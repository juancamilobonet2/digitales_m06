==> flow/design.v <==
module SC_COUNTER #(parameter COUNTER_DATAWIDTH=8)(
	SC_COUNTER_signal_OutLow,
	SC_COUNTER_CLOCK_50,
	SC_COUNTER_RESET_InHigh,
	SC_COUNTER_LOAD_InLow,
	SC_COUNTER_data_InBUS
);
output reg		SC_COUNTER_signal_OutLow;
input		SC_COUNTER_CLOCK_50;
input		SC_COUNTER_RESET_InHigh;
input		SC_COUNTER_LOAD_InLow;	
input 		[COUNTER_DATAWIDTH-1:0] SC_COUNTER_data_InBUS;
reg [COUNTER_DATAWIDTH-1:0] COUNTER_limit;
reg [COUNTER_DATAWIDTH-1:0] COUNTER_count;
reg [COUNTER_DATAWIDTH-1:0] COUNTER_data_signal;
reg [COUNTER_DATAWIDTH-1:0] COUNTER_count_signal;
always @(*)
begin
	if (SC_COUNTER_LOAD_InLow == 1'b0) begin
		COUNTER_data_signal = SC_COUNTER_data_InBUS;
		COUNTER_count_signal = 0;
	end
	else begin
		COUNTER_data_signal = COUNTER_limit;
		COUNTER_count_signal = COUNTER_count;
	end
end	
always @(posedge SC_COUNTER_CLOCK_50, posedge SC_COUNTER_RESET_InHigh)
begin
	if (SC_COUNTER_RESET_InHigh == 1'b1) begin
		COUNTER_limit <= 0;
	end
	else if (COUNTER_limit == 1'b0) begin
		SC_COUNTER_signal_OutLow <= 1'b1;
		COUNTER_limit <= COUNTER_data_signal;
		COUNTER_count <= COUNTER_count_signal;
	end
	else if (COUNTER_count_signal == COUNTER_limit) begin
		SC_COUNTER_signal_OutLow <= 1'b0;
		COUNTER_limit <= COUNTER_data_signal;
		COUNTER_count <= 0;
	end
	else begin
		SC_COUNTER_signal_OutLow <= 1'b1;
		COUNTER_count <= COUNTER_count_signal + 1;
		COUNTER_limit <= COUNTER_data_signal;
	end
end
endmodule
## Step by step through the tools: SC_COUNTER

Tool output for the design above, in the order of the flow.
Line numbers count from 1 in the design file above.
Operators: Yosys type, input widths -> output width; for muxes data width and select width s.
Library cell names are shortened.
Not given: -

| design | value |
|---|---|
| top module | SC_COUNTER |
| clock | SC_COUNTER_CLOCK_50 |
| standard-cell library | sky130hd |
| library corner | tt_025C_1v80 |

## Word level

Yosys after proc, flatten, opt, wreduce and memory -nomap, before mapping. Enables and synchronous resets that opt folds into registers are not counted as muxes. Memory bits, and registers merged into a memory's read port (data or address), are not among the register bits. Print and check cells are not counted. Equal cells are merged and count once.

| operators by class | value |
|---|---|
| equality and inequality tests | 1 |
| reduce/logical cells | 1 |
| muxes and demuxes | 4 |
| $add $sub $neg | 1 |

Operators by type and width:

| kind | count |
|---|---|
| $mux 8 | 3 |
| $add 8x1->8 const B | 1 |
| $eq 8x8->1 | 1 |
| $logic_not 8->1 | 1 |
| $mux 1 | 1 |

| storage and ports | value |
|---|---|
| bits of input ports | 11 |
| cells after elaboration | 10 |
| register bits | 17 |
| output and inout port bits | 1 |

## Longest topological paths

Depth = most cells in a row (Yosys ltp): at word level without a register or memory, in the mapped netlist without a sequential cell, where the memories' decode and read muxes count.

| depth | value |
|---|---|
| depth in word-level cells | 4 |
| ABC_AREA | 0 |
| mapped depth | 6 |
| gate-level depth less buffers | 5 |

## After synthesis

Source: synth_stat.txt of the flow (Yosys; design flattened, memories mapped). It holds for the ABC_AREA given above (unset counts as 0); a run with the other value may have another netlist.

Cell types:

| cell type | count | area in all (um^2) |
|---|---|---|
| edfxtp_1 | 9 | 270.259 |
| dfrtp_1 | 8 | 200.192 |
| mux2_2 | 9 | 101.347 |
| xnor2_1 | 7 | 61.309 |
| nand2_1 | 14 | 52.55 |
| nand3_1 | 6 | 30.029 |
| xor2_1 | 3 | 26.275 |
| and4bb_1 | 2 | 25.024 |
| nor2_1 | 6 | 22.522 |
| nor4_4 | 1 | 21.27 |
| o21ai_0 | 4 | 20.019 |
| a31oi_1 | 3 | 18.768 |
| a2bb2oi_1 | 2 | 17.517 |
| o32ai_1 | 2 | 17.517 |
| a211oi_1 | 2 | 15.014 |
| a21oi_1 | 3 | 15.014 |
| a2bb2oi_2 | 1 | 15.014 |
| buf_4 | 2 | 15.014 |

Other cell types: 10; their cells: 13.

| synthesis totals | value |
|---|---|
| flip-flop cells | 17 |
| buffer cells | 5 |
| mapped area | 1021.0 um^2 |
| sequential area | 470.5 um^2 |
| mapped cells | 97 |

## Worst setup path after synthesis

Path of least setup slack by OpenSTA after synthesis, without wires, with an ideal clock, recovery checks aside; 20% of the period is set as input and as output delay. Where synthesis merged equal registers, the netlist keeps one of their names.

| timing path post-synthesis | value |
|---|---|
| kind | register to register |
| from | register COUNTER_count[3] |
| to | register COUNTER_count[4] |
| arrival time | 1.476 ns |
| data required time | 1.346 ns |
| launch time at the first pin | 0.000 ns |
| setup slack | -0.131 ns |
| stages | 6 |
| buffers on the path | 0 |
| delay of the path | 1.750 ns |
| setup time | 0.274 ns |
| clock period | 1.62 ns |
| synthesis period reached | 1.751 ns |

"delay of the path" is the arrival time less input delay plus setup time.
"stages" counts driving pins, that of a launching flip-flop among them; a cell with two outputs on the path counts twice.
"synthesis period reached" = period - worst setup slack (recovery checks aside). The figure is calculated, with input and output delays left at 20% of the set period.
The rows between start and end are the longest chain of elaborated cells between them; the timing report does not say that the signal goes this way. Where chains are equally long, one stands for them.
Each line given opens the expression or statement behind the cell; cells for indexed reads and writes are added by Yosys, which also makes memories of some case tables.
At most two assigning lines are given for a register; there are more.

| between the ends, post-synthesis | value |
|---|---|
| cell sequence | edfxtp_1 and4bb_1 a31oi_1 a2bb2oi_2 nor4_4 o32ai_1 |
| cells in the longest elaborated chain | 4 |
| elaborated cells between the ends (all ways) | 5 |
| RTL lines with such cells | 4 |
| those cells by class | add/sub: 1; eq/ne: 1; mux: 3 |

Ends and longest elaborated chain, post-synthesis:

| what | RTL line | source |
|---|---|---|
| from (decl) | 14 | `reg [COUNTER_DATAWIDTH-1:0] COUNTER_count;` |
| from (assign) | 36 | `COUNTER_count <= COUNTER_count_signal;` |
| from (assign) | 45 | `COUNTER_count <= COUNTER_count_signal + 1;` |
| $mux 8 | 19 | `if (SC_COUNTER_LOAD_InLow == 1'b0) begin` |
| $add 8x1->8 | 45 |  |
| $mux 8 | 38 | `else if (COUNTER_count_signal == COUNTER_limit) begin` |
| $mux 8 | 33 | `else if (COUNTER_limit == 1'b0) begin` |
| to (assign) | 36 |  |
| to (assign) | 45 |  |
| to (decl) | 14 |  |

## Worst path after layout

Path of least setup slack in the final report of run 1 (OpenROAD, finished layout, wires in). Where an end is a register, its clock arrival counts in the times.

| timing path post-layout | value |
|---|---|
| kind | input to register |
| from | input port SC_COUNTER_LOAD_InLow |
| to | register COUNTER_count[4] |
| launch time at the first pin | 0.67 ns |
| external input delay | 0.67 ns |
| stages | 6 |
| setup time | 0.27 ns |
| buffers on the path | 2 |
| data required time | 3.40 ns |
| arrival time | 2.44 ns |
| setup slack | 0.95 ns |
| clock period | 3.37 ns |

The rows between start and end are the longest chain of elaborated cells between them; the timing report does not say that the signal goes this way. Where chains are equally long, one stands for them.
At most two assigning lines are given for a register; there are more.

| between the ends, post-layout | value |
|---|---|
| cell sequence | clkdlybuf4s50_1 buf_4 inv_1 a2bb2oi_2 nor4_4 o32ai_1 |
| cells in the longest elaborated chain | 4 |
| elaborated cells between the ends (all ways) | 5 |
| RTL lines with such cells | 4 |
| those cells by class | add/sub: 1; eq/ne: 1; mux: 3 |

Ends and longest elaborated chain, post-layout:

| what | RTL line | source |
|---|---|---|
| from (decl) | 11 | `input SC_COUNTER_LOAD_InLow;` |
| $mux 8 | 19 | `if (SC_COUNTER_LOAD_InLow == 1'b0) begin` |
| $add 8x1->8 | 45 | `COUNTER_count <= COUNTER_count_signal + 1;` |
| $mux 8 | 38 | `else if (COUNTER_count_signal == COUNTER_limit) begin` |
| $mux 8 | 33 | `else if (COUNTER_limit == 1'b0) begin` |
| to (assign) | 36 | `COUNTER_count <= COUNTER_count_signal;` |
| to (assign) | 45 |  |
| to (decl) | 14 | `reg [COUNTER_DATAWIDTH-1:0] COUNTER_count;` |

Appendix: measured runs

Design SC_COUNTER on sky130hd. What follows are 2 stored runs of the flow, each under its own settings; their order means nothing. The constraints put input and output delay at 20% of the set period each and load the outputs with 0.01 pF.
"achieved period" = clock period - worst setup slack. The figure is calculated, with input and output delays left at 20% of the set period.
"critical path time" means the part of the period allowed to the worst setup path (the constraints hold back 20% at inputs and 20% at outputs) less its slack; where the path has registers, the arrival times of their clocks count too.
"power" rests on the timing tool's default activity at the inputs, not on a simulated workload.
Settings: . = not set for that run.

| run name | period_ns | CORE_UTILIZATION | PLACE_DENSITY | CELL_PAD_IN_SITES_GLOBAL_PLACEMENT | CELL_PAD_IN_SITES_DETAIL_PLACEMENT | TNS_END_PERCENT | ABC_AREA | GPL_TIMING_DRIVEN | CTS_CLUSTER_SIZE | CAP_MARGIN | SLEW_MARGIN | CORE_MARGIN | CORE_ASPECT_RATIO | CTS_CLUSTER_DIAMETER | MAX_ROUTING_LAYER | critical path time (ns) | critical path type | die outline area (um^2) | Yosys chip area after synthesis (um^2) | power (uW) | summed negative setup slack (ns) | final design utilization (%) | achieved period (ns) | smallest setup slack (ns) | standard-cell area of the final layout (um^2) |
|---|---|---|---|---|---|---|---|---|---|---|---|---|---|---|---|---|---|---|---|---|---|---|---|---|---|
| run 1 | 3.37 | 52 | 0.71 | 0 | 1 | 55 | 0 | 1 | 23 | 0 | 0 | 2 | . | . | . | 1.74 | input to register | 2333.9 | 1021.0 | 456.7 | 0.000 | 62.0 | 2.416 | 0.954 | 1179.9 |
| run 2 | 1.12 | 23 | 0.66 | . | . | 85 | 0 | . | 84 | 25 | 20 | 2 | 1.11 | 220 | met5 | 1.68 | register to register | 4988.9 | 1021.0 | 1622 | -4.891 | 36.1 | 1.677 | -0.557 | 1535.2 |
